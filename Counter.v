==> flow/design.v <==
`timescale 1ns / 1ps
module COUNTER
#(
parameter THRESHOLD = 8'd39,
QUADRATURE_START = 8'd10  
)
(
    input RST,
    input CLK,
	output PHASE_START,  
    output [7:0] SIN_COUNTER,
	output [7:0] COS_COUNTER
    );
reg [7:0] SinCountorReg;
reg [7:0] CosCountorReg;	
always@(posedge CLK,negedge RST)
begin
	if(!RST)
		begin
			SinCountorReg = 0;
			CosCountorReg = QUADRATURE_START;
		end
	else
		begin
		   if(SinCountorReg == THRESHOLD)
				begin 
					SinCountorReg = 0;
				end
			else
				begin
					SinCountorReg =  SinCountorReg + 8'd1;
				end
		   if(CosCountorReg == THRESHOLD)
				begin
				   CosCountorReg =0;
				end
			else
				begin
				  CosCountorReg =  CosCountorReg + 8'd1;
				end
		end		
end
assign SIN_COUNTER = SinCountorReg;
assign COS_COUNTER = CosCountorReg;
endmodule
From RTL to reports: COUNTER
What the tools print for COUNTER, step after step.
Lines are those of the file above, counted from 1.
Operators carry their Yosys type and port widths (W data, S select, Z words).
Library cell names are shortened.
{ "inputs": {"top": "COUNTER", "clock": "CLK", "library": "sky130hd", "corner": "tt_025C_1v80"} }

Word-level counts
Counts by Yosys on the flattened word-level netlist (proc, flatten, opt, wreduce; memories kept). Register bits leave out memories and registers merged into their read ports (data or address); mux counts leave out enables and synchronous resets folded into registers. Print and check cells are left out. Cells with the same type and inputs are merged into one.
{ "word_totals": {"ff_bits": 16, "latch_bits": 0, "ram_bits": 0, "rom_bits": 0, "clocked_rd_ports_x_width": 0, "n_memories": 0, "input_bits": 2, "output_inout_bits": 17, "elab_cells": 8} }
{ "op_classes": {"n_addsub": 2, "multipliers": 0, "div": 0, "compare": 0, "eq_ne": 2, "shifts": 0, "n_mux": 2, "logic": 0, "reduce_logical": 0} }
{ "op_table": {"columns": ["cell", "count"], "rows": [
  ["$add A8 B1 Y8 const B", 2],
  ["$eq A8 B6 Y1 const B", 2],
  ["$mux W8", 2]
]} }

Depth
Depth = most cells in a row (Yosys ltp): at word level without a register or memory, in the mapped netlist without a sequential cell, where the memories' decode and read muxes count.
{ "logic_depth": {"depth_word": 2, "abc_area": 1, "mapped_depth": 6, "depth_no_buf": 6} }

Netlist
Yosys stat after the flow's synthesis: flattened, memories mapped to cells. It holds for the ABC_AREA given above (unset counts as 0); a run with the other value may have another netlist.
{ "synth_totals": {"cells": 114, "synth_area_um2": 814.5, "ffs": 16, "n_buf": 1} }
{ "by_type": {"columns": ["type", "count"], "rows": [
  ["dfrtp_1", 14],
  ["nand2_1", 35],
  ["nor2_1", 23],
  ["inv_1", 22],
  ["dfstp_2", 2],
  ["nand3_1", 6],
  ["ha_1", 2],
  ["o21ai_0", 4],
  ["nor2_2", 3],
  ["buf_4", 1],
  ["nand2_2", 1],
  ["conb_1", 1]
]} }

Timing after synthesis
OpenSTA on the mapped netlist: ideal clock, no wires. The path of least setup slack (recovery checks aside). Input and output delay are each 20% of the period. Register names are those of the netlist, which keeps one name where synthesis merged equal registers.
{ "synth_path": {"kind": "register -> register", "start": "register CosCountorReg[1]", "end": "register CosCountorReg[0]", "tclk_ns": 1.63, "setup_time_ns": 0.125, "t_first_pin_ns": 0.000, "t_arrival_ns": 1.071, "slack_ns": 0.434, "delay_ns": 1.196, "path_stages": 7, "path_buffers": 0, "period_less_setup_slack_ns": 1.196} }
"delay_ns" is the arrival time less input delay plus setup time.
"path_stages": output pins that drive a net of the path, with the launching flip-flop's if there is one; two outputs of one cell count as two.
"period_less_setup_slack_ns" is the clock period less the worst setup slack; recovery checks do not enter. This is arithmetic on one report: input and output delays are still those of the set period (20% each).
Between the ends stands the longest chain of elaborated cells between them, by number of cells; it is not shown to be the way that was timed. Of several equally long chains one is given.
Each line given opens the expression or statement behind the cell; cells for indexed reads and writes are added by Yosys, which also makes memories of some case tables.
A register here has more assigning lines than the two given.
{ "synth_via": {"path_cell_list": "dfstp_2 ha_1 nand2_1 nor2_1 nand2_1 inv_1 nor2_1", "elab_chain_len": 2, "cone_cells": 2, "cone_lines": 1} }
{ "synth_rtl": {"columns": ["element", "line_no", "source"], "rows": [
  ["start: declaration", 15, "reg [7:0] CosCountorReg;"],
  ["start: assignment", 21, "CosCountorReg = QUADRATURE_START;"],
  ["start: assignment", 39, "CosCountorReg = CosCountorReg + 8'd1;"],
  ["$eq A8 B6 Y1", 33, "if(CosCountorReg == THRESHOLD)"],
  ["$mux W8", 33, null],
  ["end: assignment", 35, "CosCountorReg =0;"],
  ["end: assignment", 39, null],
  ["end: declaration", 15, null]
]} }

Worst path after layout
From the final timing report of flow run A: the path of least setup slack in the routed layout; clock arrival at registers is part of the times.
{ "layout_path": {"kind": "register -> register", "start": "register CosCountorReg[1]", "end": "register CosCountorReg[0]", "tclk_ns": 0.917, "setup_time_ns": 0.10, "t_first_pin_ns": 0.28, "t_arrival_ns": 1.39, "slack_ns": -0.29, "path_stages": 8, "path_buffers": 1} }
Between the ends stands the longest chain of elaborated cells between them, by number of cells; it is not shown to be the way that was timed. Of several equally long chains one is given.
A register here has more assigning lines than the two given.
{ "layout_via": {"path_cell_list": "dfstp_2 buf_6 ha_4 nand2_4 nor2_1 nand2_1 inv_2 nor2_1", "elab_chain_len": 2, "cone_cells": 2, "cone_lines": 1} }
{ "layout_rtl": {"columns": ["element", "line_no", "source"], "rows": [
  ["start: declaration", 15, "reg [7:0] CosCountorReg;"],
  ["start: assignment", 21, "CosCountorReg = QUADRATURE_START;"],
  ["start: assignment", 39, "CosCountorReg = CosCountorReg + 8'd1;"],
  ["$eq A8 B6 Y1", 33, "if(CosCountorReg == THRESHOLD)"],
  ["$mux W8", 33, null],
  ["end: assignment", 35, "CosCountorReg =0;"],
  ["end: assignment", 39, null],
  ["end: declaration", 15, null]
]} }

Memo
Re: implementation data of COUNTER

Stored flow runs of COUNTER (2 of them; Yosys, OpenROAD, sky130hd). They differ in their settings and are not a sequence. Constraints: input delay and output delay 20% of the set period each, output load 0.01 pF.
"achieved_period_ns": clock period set for the run, less the worst setup slack. It is reckoned from that one timing run; input and output delays stay at 20% of the period that was set.
"worst_path_allowed_less_slack_ns" is the time allowed to the run's worst setup path (the clock period less input and output delay, where it has them) less its slack. Clock arrival times count: a late capture clock shortens it, a late launch clock lengthens it.
"totalPower_w": no workload was simulated; the value follows from the tool's default switching activity.

Flow run A
==> flow/run.sh <==
#!/bin/bash
# the make line also repeats the synthesis and layout settings of config.mk as NAME=value (left out here)
make -C /OpenROAD-flow-scripts/flow DESIGN_CONFIG=/design/flow/config.mk WORK_HOME=/design/flow/orfs CLKGATE_MAP_FILE= finish
==> flow/config.mk <==
export PLATFORM = sky130hd
export DESIGN_NAME = COUNTER
export DESIGN_NICKNAME = COUNTER
export VERILOG_FILES = /design/flow/design.v
export SDC_FILE = /design/flow/constraint.sdc
export NUM_CORES = 4
export LEC_CHECK = 0
export ABC_AREA = 1
export CAP_MARGIN = 5
export CORE_MARGIN = 2
export CORE_UTILIZATION = 23
export CTS_CLUSTER_DIAMETER = 321
export PLACE_DENSITY_LB_ADDON = 0.01
export SETUP_SLACK_MARGIN = 0.08
export SLEW_MARGIN = 35
export TNS_END_PERCENT = 30
==> flow/constraint.sdc <==
create_clock -name core_clock -period 0.917 [get_ports {CLK}]
set_input_delay 0.1834 -clock core_clock [delete_from_list [all_inputs] [get_ports {CLK}]]
set_output_delay 0.1834 -clock core_clock [all_outputs]
set_load 0.01 [all_outputs]

==> results of flow run A, as JSON <==
{
  "worst_path_allowed_less_slack_ns": 1.20,
  "critical_path_type": "register -> register",
  "totalPower_w": 0.001201,
  "synth_area_um2": 814.5,
  "design_die_area_um2": 4033.5,
  "worstSetupSlack_ns": -0.286,
  "finalUtil_frac": 0.364,
  "setup_tns_ns": -4.508,
  "achieved_period_ns": 1.203,
  "cell_area_final_um2": 1224.9
}

Flow run B
==> flow/run.sh <==
#!/bin/bash
# the make line also repeats the synthesis and layout settings of config.mk as NAME=value (left out here)
make -C /OpenROAD-flow-scripts/flow DESIGN_CONFIG=/design/flow/config.mk WORK_HOME=/design/flow/orfs CLKGATE_MAP_FILE= finish
==> flow/config.mk <==
export PLATFORM = sky130hd
export DESIGN_NAME = COUNTER
export DESIGN_NICKNAME = COUNTER
export VERILOG_FILES = /design/flow/design.v
export SDC_FILE = /design/flow/constraint.sdc
export NUM_CORES = 4
export LEC_CHECK = 0
export ABC_AREA = 1
export CAP_MARGIN = 20
export CORE_ASPECT_RATIO = 1.86
export CORE_MARGIN = 10
export CORE_UTILIZATION = 27
export CTS_CLUSTER_DIAMETER = 337
export PLACE_DENSITY_LB_ADDON = 0.12
export SETUP_SLACK_MARGIN = 0.16
export SLEW_MARGIN = 20
==> flow/constraint.sdc <==
create_clock -name core_clock -period 1.5 [get_ports {CLK}]
set_input_delay 0.3000 -clock core_clock [delete_from_list [all_inputs] [get_ports {CLK}]]
set_output_delay 0.3000 -clock core_clock [all_outputs]
set_load 0.01 [all_outputs]

==> results of flow run B, as JSON <==
{
  "worst_path_allowed_less_slack_ns": 1.00,
  "critical_path_type": "register -> output",
  "totalPower_w": 0.0008326,
  "synth_area_um2": 814.5,
  "design_die_area_um2": 5720.7,
  "worstSetupSlack_ns": 0.203,
  "finalUtil_frac": 0.364,
  "setup_tns_ns": 0.000,
  "achieved_period_ns": 1.297,
  "cell_area_final_um2": 1069.8
}
