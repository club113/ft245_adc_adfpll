==> flow/design.v <==
`timescale 1ns / 1ps
module FT245RL
#(
parameter DELAY_TICKS = 4'd5 
)
(
    input CLK,
    input RST,
	input TXEN,  
	output TX_VALID, 
	output TX_DONE,
	input [7:0]TX_DATA,  
	output RX_DONE,  
	output [7:0]RX_DATA, 
    input TXE,   
    input RXF,
    output WR,
    output RD,
    inout [7:0]DATA_IO
    );
localparam[2:0]
IDLE_STATUS = 3'd0,
READ_STATUS = 3'd1,
WRITE_STATUS = 3'd2,
R_WAIT_STATUS = 3'd3,  
W_WAIT_STATUS = 3'd4;  
(* KEEP="TRUE"*) reg [2:0]ReadWriteStatus,ReadWriteStatus_next;
reg RD_reg,WR_reg;
reg RD_reg_next, WR_reg_next;
reg DelayStatus,DelayStatus_next; 
reg DelayFlag,DelayFlag_next;  
reg CntEn,CntEn_next; 
localparam [0:0]
IDLE = 1'b0,
CNT = 1'b1;
(* KEEP="TRUE"*) reg [7:0]RX_DATA_reg,RX_DATA_reg_next;
reg TX_DONE_reg,TX_DONE_reg_next;
reg RxDoneReg,RxDoneReg_next;
always@(posedge CLK, negedge RST)
begin
if(!RST)
	begin
	ReadWriteStatus <= IDLE_STATUS;
	RD_reg <= 1'b1;
	WR_reg <= 1'b1;
	DelayFlag <= 1'b0;
	RX_DATA_reg <= 1'b0;
	TX_DONE_reg <= 1'b0;
	CntEn <= 1'b0;
	DelayStatus <= 1'b0;
	RxDoneReg <= 1'b0;
	end
else
	begin
	ReadWriteStatus <= ReadWriteStatus_next;
	RD_reg <= RD_reg_next;
	WR_reg <= WR_reg_next;
	DelayFlag <= DelayFlag_next;
	RX_DATA_reg <= RX_DATA_reg_next;
	TX_DONE_reg <= TX_DONE_reg_next;
	CntEn <= CntEn_next;
	DelayStatus <= DelayStatus_next;
	RxDoneReg <= RxDoneReg_next;
	end
end
reg [3:0]Couter;
always@(posedge CLK, negedge RST)
begin
	if(!RST)
		begin
		Couter = 4'd0;
		DelayStatus_next = IDLE;
		DelayFlag_next = 1'b0;
		end
	else
		begin
		DelayFlag_next = 1'b0;
		DelayStatus_next = DelayStatus;
			case(DelayStatus)
			IDLE:
				begin
				if(CntEn)
					begin
					DelayStatus_next = CNT;
					Couter = 4'd0;					
					end
				end
			CNT:
				begin
					if(Couter == DELAY_TICKS)
						begin
						Couter = 4'd0;
						DelayStatus_next = IDLE;
						DelayFlag_next = 1'b1;	
						end
					else
						begin
						Couter = Couter + 4'd1;
						end
				end
			endcase
		end
end	
always@*
begin
	ReadWriteStatus_next = ReadWriteStatus;
    RD_reg_next= RD_reg;
	WR_reg_next= WR_reg;
	CntEn_next = 1'b0;
	RxDoneReg_next = 1'b0;
	RX_DATA_reg_next = RX_DATA_reg;
	TX_DONE_reg_next = 1'b0;
	case(ReadWriteStatus)
	IDLE_STATUS:
		begin
		if(!RXF)
			begin
			ReadWriteStatus_next = READ_STATUS;	
			RD_reg_next = 1'b0;
			CntEn_next = 1'b1;
			end
		else if(TXEN)
			begin
		    ReadWriteStatus_next = WRITE_STATUS;
			CntEn_next = 1'b1;
			WR_reg_next = 1'b1;
			end
		end
	READ_STATUS:
		begin
			if(DelayFlag)
			begin
			 RX_DATA_reg_next = DATA_IO;
			 ReadWriteStatus_next = R_WAIT_STATUS;
			end
		end
	WRITE_STATUS:
		begin
			if(DelayFlag)
				begin
				WR_reg_next = 1'b0;
				end
			if(TXE)
				begin
			   ReadWriteStatus_next = W_WAIT_STATUS;
			   end
		end
	R_WAIT_STATUS:
		begin
		RD_reg_next = 1'b1;
		if(RXF)
			begin
			ReadWriteStatus_next = IDLE_STATUS; 
			RxDoneReg_next = 1'b1;
			end
		end
    W_WAIT_STATUS:
		begin
	    if(!TXE)
			begin
			  ReadWriteStatus_next = IDLE_STATUS; 
			  TX_DONE_reg_next = 1'b1;
			end
		end
	default:
	 ReadWriteStatus_next = IDLE_STATUS;
	endcase
end
assign RD = RD_reg;
assign WR = WR_reg;
assign DATA_IO = (ReadWriteStatus == WRITE_STATUS)? TX_DATA : 8'bz; 
assign TX_VALID = TXE;	
assign TX_DONE = TX_DONE_reg;
assign RX_DATA = RX_DATA_reg;
assign RX_DONE = RxDoneReg;
endmodule
Step by step through the tools: FT245RL
What the tools print for FT245RL, step after step.
Lines are those of the file above, counted from 1.
Cell names lack the library's common part.
Not given: -
Design
  top module: FT245RL
  clock: CLK
  standard-cell library: sky130hd
  corner: tt_025C_1v80

Elaborated design
Counts by Yosys on the flattened word-level netlist (proc, flatten, opt, wreduce; memories kept). Register bits leave out memories and registers merged into their read ports (data or address). Print and check cells are left out. Cells with the same type and inputs are merged into one.
Bit counts
  register bits after elaboration: 24
  latch bits: 0
  RAM bits: 0
  memory bits (read-only): 0
  clocked read ports x word width: 0
  memory cells: 0
  input port bits: 13
  elaborated cells: 65
Operators by class
  add/sub/neg operators: 1
  $mul: 0
  divide/modulo/power cells: 0
  order comparisons: 0
  equality and inequality tests: 15
  shift-type cells: 0
  muxes and demuxes: 29
  bitwise operators: 1
  reduce/logical cells: 7
Operators by type and width (count)
  2-bit != test with constant B: 9
  3-bit two-way mux: 6
  3-bit case mux with 5-bit select: 1
  1-bit two-way mux: 14
  4-bit case mux with 2-bit select: 1
  8-bit two-way mux: 1
  4-bit two-way mux: 2
  1-bit case mux with 2-bit select: 4
  3-bit by 2-bit equality test with 1-bit output with constant B: 2
  5-bit AND reduction: 1
  2-bit AND reduction: 2
  2-bit nonzero test: 2
  4-bit by 1-bit adder with 4-bit output with constant B: 1
  4-bit by 3-bit equality test with 1-bit output with constant B: 1
  4-bit AND reduction: 1
  3-bit by 1-bit equality test with 1-bit output with constant B: 1
  3-bit equality test with constant B: 1
  3-bit != test with constant B: 1
  3-bit logical NOT: 1
  1-bit NOT: 1

Longest topological paths
Longest topological path by Yosys (ltp), each cell counted once; first at word level (registers and memories cut), then after technology mapping (sequential cells cut; the memories' decode and read muxes count).
Depth
  word-level depth: 3
  ABC_AREA: 0
  mapped depth: 5
  depth with buffers taken out: 5

Mapped cells and area
The flow's flattened synthesis, as Yosys stat reports it; memories are mapped. The netlist is that of the ABC_AREA named above (0 if unset); the other value can give another one.
Mapped netlist
  mapped cells: 90
  synthesis area: 1086.0 sq um
  area of sequential cells: 654.4 sq um
  flip-flops: 26
  buffer cells: 10
Cell types (count)
  dfrtp_1: 23
  mux2_2: 8
  dfstp_2: 3
  buf_4: 9
  inv_1: 8
  o21ai_0: 6
  ha_1: 2
  a21oi_1: 4
  and3b_2: 2
  a21o_1: 2
  nand2_1: 4
  nand3_1: 3
  and2_1: 2
  nand2b_1: 2
  nor2_1: 3
  or4b_1: 1
  o311ai_0: 1
  o32ai_1: 1
Not listed: further types 6, cells in them 6.

Worst setup path after synthesis
Path of least setup slack by OpenSTA after synthesis, without wires, with an ideal clock, recovery checks aside; 20% of the period is set as input and as output delay. Where synthesis merged equal registers, the netlist keeps one of their names.
Timing path post-synthesis
  kind: register to register
  from: register Couter[0]
  to: register Couter[3]
  period: 1.44 ns
  time at the first pin: 0.000 ns
  data arrival time: 1.103 ns
  setup slack: 0.255 ns
  delay of the path: 1.186 ns
  stages: 4
  path buffers: 0
  synthesis period reached: 1.185 ns
"delay of the path" is the arrival time less input delay plus setup time.
"stages" counts driving pins, that of a launching flip-flop among them; a cell with two outputs on the path counts twice.
"synthesis period reached" = period - worst setup slack (recovery checks aside). The figure is calculated, with input and output delays left at 20% of the set period.
Between the ends stands the longest chain of elaborated cells between them, by number of cells; it is not shown to be the way that was timed. Of several equally long chains one is given.
Each line given opens the expression or statement behind the cell; cells for indexed reads and writes are added by Yosys, which also makes memories of some case tables.
A register here has more assigning lines than the two given.
On the way, post-synthesis
  path through: dfrtp_1 ha_1 or4b_1 o21ai_0
  length of the longest elaborated chain: 3
  elaborated cells on any way between the ends: 4
  source lines of those cells: 3
  classes of those cells: add/sub (1); eq/ne (1); mux (2)
RTL lines, path post-synthesis
  from (decl): RTL line 66  | reg [3:0]Couter;
  from (assign): RTL line 71  | Couter = 4'd0;
  from (assign): RTL line 98  | Couter = Couter + 4'd1;
  4-bit by 1-bit adder with 4-bit output: RTL line 98
  4-bit two-way mux: RTL line 90  | if(Couter == DELAY_TICKS)
  4-bit case mux with 2-bit select: RTL line 79  | case(DelayStatus)
  to (assign): RTL line 85  | Couter = 4'd0;
  to (assign): RTL line 98
  to (decl): RTL line 66

# Flow runs of FT245RL

2 stored runs of FT245RL in the flow (synthesis by Yosys, layout by OpenROAD, sky130hd cells), in arbitrary order. Constraints: input delay and output delay 20% of the set period each, output load 0.01 pF.
[run 1] settings: period_ns=0.926, CORE_UTILIZATION=19, CELL_PAD_IN_SITES_GLOBAL_PLACEMENT=2, CELL_PAD_IN_SITES_DETAIL_PLACEMENT=1, GPL_ROUTABILITY_DRIVEN=1, CTS_CLUSTER_DIAMETER=85, SLEW_MARGIN=40, MIN_ROUTING_LAYER=met1, CAP_MARGIN=20, CORE_MARGIN=2
[run 1] result: did not finish, routing stopped with RSZ-0074
[run 2] settings: period_ns=2.4, CORE_UTILIZATION=27, CORE_ASPECT_RATIO=0.82, CORE_MARGIN=2, CELL_PAD_IN_SITES_DETAIL_PLACEMENT=1, ABC_AREA=0, GPL_ROUTABILITY_DRIVEN=1, CAP_MARGIN=20, SLEW_MARGIN=20
[run 2] result: did not finish, routing stopped with RSZ-0074
